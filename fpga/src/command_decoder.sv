==> flow/design.v <==
module command_decoder (
    input logic         clk, reset,
    input logic         spi_done,
    input logic [7:0]   command, databyte1, databyte2,
    output logic        we, cmd_received,
    output logic [7:0]  wdata,
    output logic [9:0]  waddr, score
);
logic       cmd_received_int;
logic [9:0] score_int;
always_comb
    casez(command)
        8'b0001????: begin
            score_int = {databyte1[1:0], databyte2};
            we = 1'b0;
            waddr = 10'b0;
            wdata = 10'b0;
            cmd_received_int = 1'b1;
        end
        8'b1000????: begin
            score_int = score;
            we = 1'b1;
            waddr = {databyte1[4:0], databyte2[4:0]};
            wdata = {5'b0, command[2:0]};
            cmd_received_int = 1'b1;
        end
        default: begin
            score_int = score;
            we = 1'b0;
            waddr = 10'b0;
            wdata = 8'b0;
            cmd_received_int = 1'b0;
        end
    endcase
synchronizer cmd_rec_synch(.clk, .reset, .d(cmd_received_int), .q(cmd_received));
flop #(10) score_flop(.clk, .reset, .d(score_int), .q(score));
endmodule
module flop #(parameter WIDTH=32) (
    input logic                 clk, reset,
    input logic [WIDTH-1:0]     d,
    output logic [WIDTH-1:0]    q
);
always_ff @(posedge clk)
    if (reset)
        q <= #1 0;
    else
        q <= #1 d;
endmodule
module synchronizer #(parameter WIDTH=1) (
    input logic                 clk, reset,
    input logic [WIDTH-1:0]     d,
    output logic [WIDTH-1:0]    q
);
    logic [WIDTH-1:0] in_between;
    flop #(WIDTH) synch_flop1(.clk, .reset, .d, .q(in_between));
    flop #(WIDTH) synch_flop2(.clk, .reset, .d(in_between), .q);
endmodule
# [From RTL to reports: command_decoder]
# What the tools print for command_decoder, step after step.
# Line numbers count from 1 in the design file above.
# Operators carry their Yosys type and port widths (W data, S select, Z words).
# Library cell names are shortened.
# The mark n/a stands for no value.
[design] top="command_decoder" clk_port="clk" cell_library="sky130hd" pvt_corner="tt_025C_1v80"

# [After elaboration]
# Source: Yosys, flattened and elaborated, memories not mapped. Widths are those after wreduce; folded enables and synchronous resets count as part of the registers. Registers that Yosys merges into a memory's read port (data or address) are not register bits. Print and check cells do not count. Equal cells are merged and count once.
[bits] regBits=12 inputBits=27 output_inout_bits=30 word_cells=10
[op_classes] eq_ne=2 mux=4 reduce_logical=1
[op_table] op="$mux W10" count=1
[op_table] op="$eq A4 B1 Y1 const B" count=1
[op_table] op="$eq A4 B4 Y1 const B" count=1
[op_table] op="$mux W3" count=1
[op_table] op="$reduce_or A2 Y1" count=1
[op_table] op="$mux W1" count=2

# [Logic depth]
# Yosys ltp: most cells in a row. Word level: on the elaborated netlist, between registers, memories and ports. Mapped: between sequential cells and ports; inverters and the memories' decode and read muxes count.
[depth] depth_word=3 ABC_AREA=0 ltp_mapped=3 mapped_depth_nobuf=2

# [Synthesis result]
# Yosys stat after the flow's synthesis: flattened, memories mapped to cells. It holds for the ABC_AREA given above (unset counts as 0); a run with the other value may have another netlist.
# Totals and module areas in this step are rounded.
[types] cell_type="dfxtp_1" count=12 area_total_um2=240.23
[types] cell_type="nand2b_1" count=20 area_total_um2=125.12
[types] cell_type="mux2i_1" count=10 area_total_um2=100.096
[types] cell_type="and2_1" count=13 area_total_um2=81.328
[types] cell_type="nor4b_4" count=2 area_total_um2=47.546
[types] cell_type="buf_4" count=5 area_total_um2=37.536
[types] cell_type="buf_6" count=2 area_total_um2=22.522
[types] cell_type="o21ba_1" count=1 area_total_um2=10.01
[types] cell_type="clkbuf_1" count=2 area_total_um2=7.507
[types] cell_type="nor2b_1" count=1 area_total_um2=6.256
[types] cell_type="conb_1" count=1 area_total_um2=3.754
[mapped] cell_count=69 synth_area_um2=680 seqArea_um2=240 flip_flops=12 n_buf=9
# The figures by module come from a second, unflattened synthesis with its own total; it is not the netlist above.
[unflattened] cells_unflattened=59 hier_area_um2=630
# Rows give one instance, submodules left out.
[by_module] module="command_decoder" instances=1 cells=35 area_um2=300 mod_seq_area_um2=0.0
[by_module] module="flop #(WIDTH=10)" instances=1 cells=20 area_um2=260 mod_seq_area_um2=200
[by_module] module="flop #(WIDTH=1)" instances=2 cells=2 area_um2=34 mod_seq_area_um2=20
[by_module] module="synchronizer" instances=1 cells=0 area_um2=0.0 mod_seq_area_um2=0.0

# [Timing after synthesis]
# OpenSTA on the mapped netlist: ideal clock, no wires. The path of least setup slack (recovery checks aside). Input and output delay are each 20% of the period. Register names are those of the netlist, which keeps one name where synthesis merged equal registers.
[synth_timing] kind="input to output" start="in command[6]" end="out waddr[0]" period_ns=1.66 input_delay_ns=0.332 output_delay_ns=0.332 launch_ns=0.332 arrival_ns=1.009 required_time_ns=1.328 setup_slack_ns=0.319 path_delay_ns=0.677 driving_pins=3 n_path_buf=1 period_less_setup_slack_ns=1.341
# "path_delay_ns" = arrival - input delay + setup time.
# A path that ends at an output port has no setup time.
# "driving_pins": output pins that drive a net of the path, with the launching flip-flop's if there is one; two outputs of one cell count as two.
# "period_less_setup_slack_ns" = period - worst setup slack (recovery checks aside). The figure is calculated, with input and output delays left at 20% of the set period.
# Between the ends stands the longest chain of elaborated cells between them, by number of cells; it is not shown to be the way that was timed. Of several equally long chains one is given.
# A line is the first line of the expression or statement that the cell stems from. Yosys adds cells for indexed reads and writes and turns some case tables into memories.
[synth_between] path_cell_list="nor4b_4 > buf_6 > and2_1" elab_chain_cells=2 cells_between=2 lines_between=1 classes_between="1 x eq/ne; 1 x mux"
[synth_lines] element="start: declaration" line_no=4 text="input logic [7:0]   command, databyte1, databyte2,"
[synth_lines] element="$eq A4 B4 Y1" line_no=12 text="casez(command)"
[synth_lines] element="$mux W10" line_no=12
[synth_lines] element="end: declaration" line_no=7
# Some nets on the timed path still bear RTL names; the line given drives or declares the net.
[synth_named_nets] signal="we" line_no=12

# [Path in the finished layout]
# Path of least setup slack in the final report of stored run 1 (OpenROAD, finished layout, wires in). Where an end is a register, its clock arrival counts in the times.
[layout_timing] kind="input to output" start="in command[5]" end="out waddr[7]" period_ns=1.01 input_delay_ns=0.20 output_delay_ns=0.20 launch_ns=0.20 arrival_ns=1.26 required_time_ns=0.81 setup_slack_ns=-0.45 driving_pins=7 n_path_buf=5
# Between the ends stands the longest chain of elaborated cells between them, by number of cells; it is not shown to be the way that was timed. Of several equally long chains one is given.
[layout_between] path_cell_list="buf_6 > nor4b_4 > buf_4 > buf_6 > buf_6 > and2_4 > buf_6" elab_chain_cells=2 cells_between=2 lines_between=1 classes_between="1 x eq/ne; 1 x mux"
[layout_lines] element="start: declaration" line_no=4 text="input logic [7:0]   command, databyte1, databyte2,"
[layout_lines] element="$eq A4 B4 Y1" line_no=12 text="casez(command)"
[layout_lines] element="$mux W10" line_no=12
[layout_lines] element="end: declaration" line_no=7

# Flow runs of command_decoder

Module command_decoder, platform sky130hd: 2 stored runs of the flow (Yosys, OpenROAD) with differing settings, in no particular order. Input and output delays are each 20% of the period that was set; the output load is 0.01 pF.
"achievedPeriod_ns" means the clock period less the worst setup slack. The figure is calculated, with input and output delays left at 20% of the set period.
"worst_path_allowed_less_slack_ns" = time allowed to the worst setup path (clock period - input delay - output delay, where it has them) - its slack; a late launch clock adds to it, a late capture clock takes from it.
"power_total_mw" rests on the timing tool's default activity at the inputs, not on a simulated workload.
The measured numbers are rounded.

[flow] stored run 1: files
==> flow/run.sh <==
#!/bin/bash
# the make line also repeats the synthesis and layout settings of config.mk as NAME=value (left out here)
make -C /OpenROAD-flow-scripts/flow DESIGN_CONFIG=/design/flow/config.mk WORK_HOME=/design/flow/orfs CLKGATE_MAP_FILE= finish
==> flow/config.mk <==
export PLATFORM = sky130hd
export DESIGN_NAME = command_decoder
export DESIGN_NICKNAME = command_decoder
export VERILOG_FILES = /design/flow/design.v
export SDC_FILE = /design/flow/constraint.sdc
export NUM_CORES = 4
export LEC_CHECK = 0
export CAP_MARGIN = 20
export CORE_MARGIN = 2
export CORE_UTILIZATION = 40
export SLEW_MARGIN = 20
==> flow/constraint.sdc <==
create_clock -name core_clock -period 1.01 [get_ports {clk}]
set_input_delay 0.2020 -clock core_clock [delete_from_list [all_inputs] [get_ports {clk}]]
set_output_delay 0.2020 -clock core_clock [all_outputs]
set_load 0.01 [all_outputs]

[flow] stored run 1: metrics
[metrics] achievedPeriod_ns = 1.462
[metrics] ws_hold_ns = 0.45
[metrics] power_total_mw = 1.1
[metrics] ys_area_um2 = 680
[metrics] util_frac = 0.88
[metrics] worst_path_allowed_less_slack_ns = 1.06
[metrics] path_kind = input to output
[metrics] final_setup_ws_ns = -0.45
[metrics] total_negative_slack_ns = -5.3
[metrics] cell_area_final_um2 = 1400
[metrics] design_die_area_um2 = 2100

[flow] stored run 2: files
==> flow/run.sh <==
#!/bin/bash
# the make line also repeats the synthesis and layout settings of config.mk as NAME=value (left out here)
make -C /OpenROAD-flow-scripts/flow DESIGN_CONFIG=/design/flow/config.mk WORK_HOME=/design/flow/orfs CLKGATE_MAP_FILE= finish
==> flow/config.mk <==
export PLATFORM = sky130hd
export DESIGN_NAME = command_decoder
export DESIGN_NICKNAME = command_decoder
export VERILOG_FILES = /design/flow/design.v
export SDC_FILE = /design/flow/constraint.sdc
export NUM_CORES = 4
export LEC_CHECK = 0
export CAP_MARGIN = 20
export CORE_ASPECT_RATIO = 0.98
export CORE_MARGIN = 2
export CORE_UTILIZATION = 30
export GPL_TIMING_DRIVEN = 0
export MAX_ROUTING_LAYER = met5
export PLACE_DENSITY = 0.46
export SETUP_SLACK_MARGIN = 0.09
export SLEW_MARGIN = 20
==> flow/constraint.sdc <==
create_clock -name core_clock -period 1.15 [get_ports {clk}]
set_input_delay 0.2300 -clock core_clock [delete_from_list [all_inputs] [get_ports {clk}]]
set_output_delay 0.2300 -clock core_clock [all_outputs]
set_load 0.01 [all_outputs]

[flow] stored run 2: metrics
[metrics] design_die_area_um2 = 2700
[metrics] final_setup_ws_ns = -0.35
[metrics] ys_area_um2 = 680
[metrics] util_frac = 0.59
[metrics] worst_path_allowed_less_slack_ns = 1.04
[metrics] path_kind = input to output
[metrics] cell_area_final_um2 = 1300
[metrics] power_total_mw = 0.98
[metrics] total_negative_slack_ns = -3.6
[metrics] ws_hold_ns = 0.29
[metrics] achievedPeriod_ns = 1.500
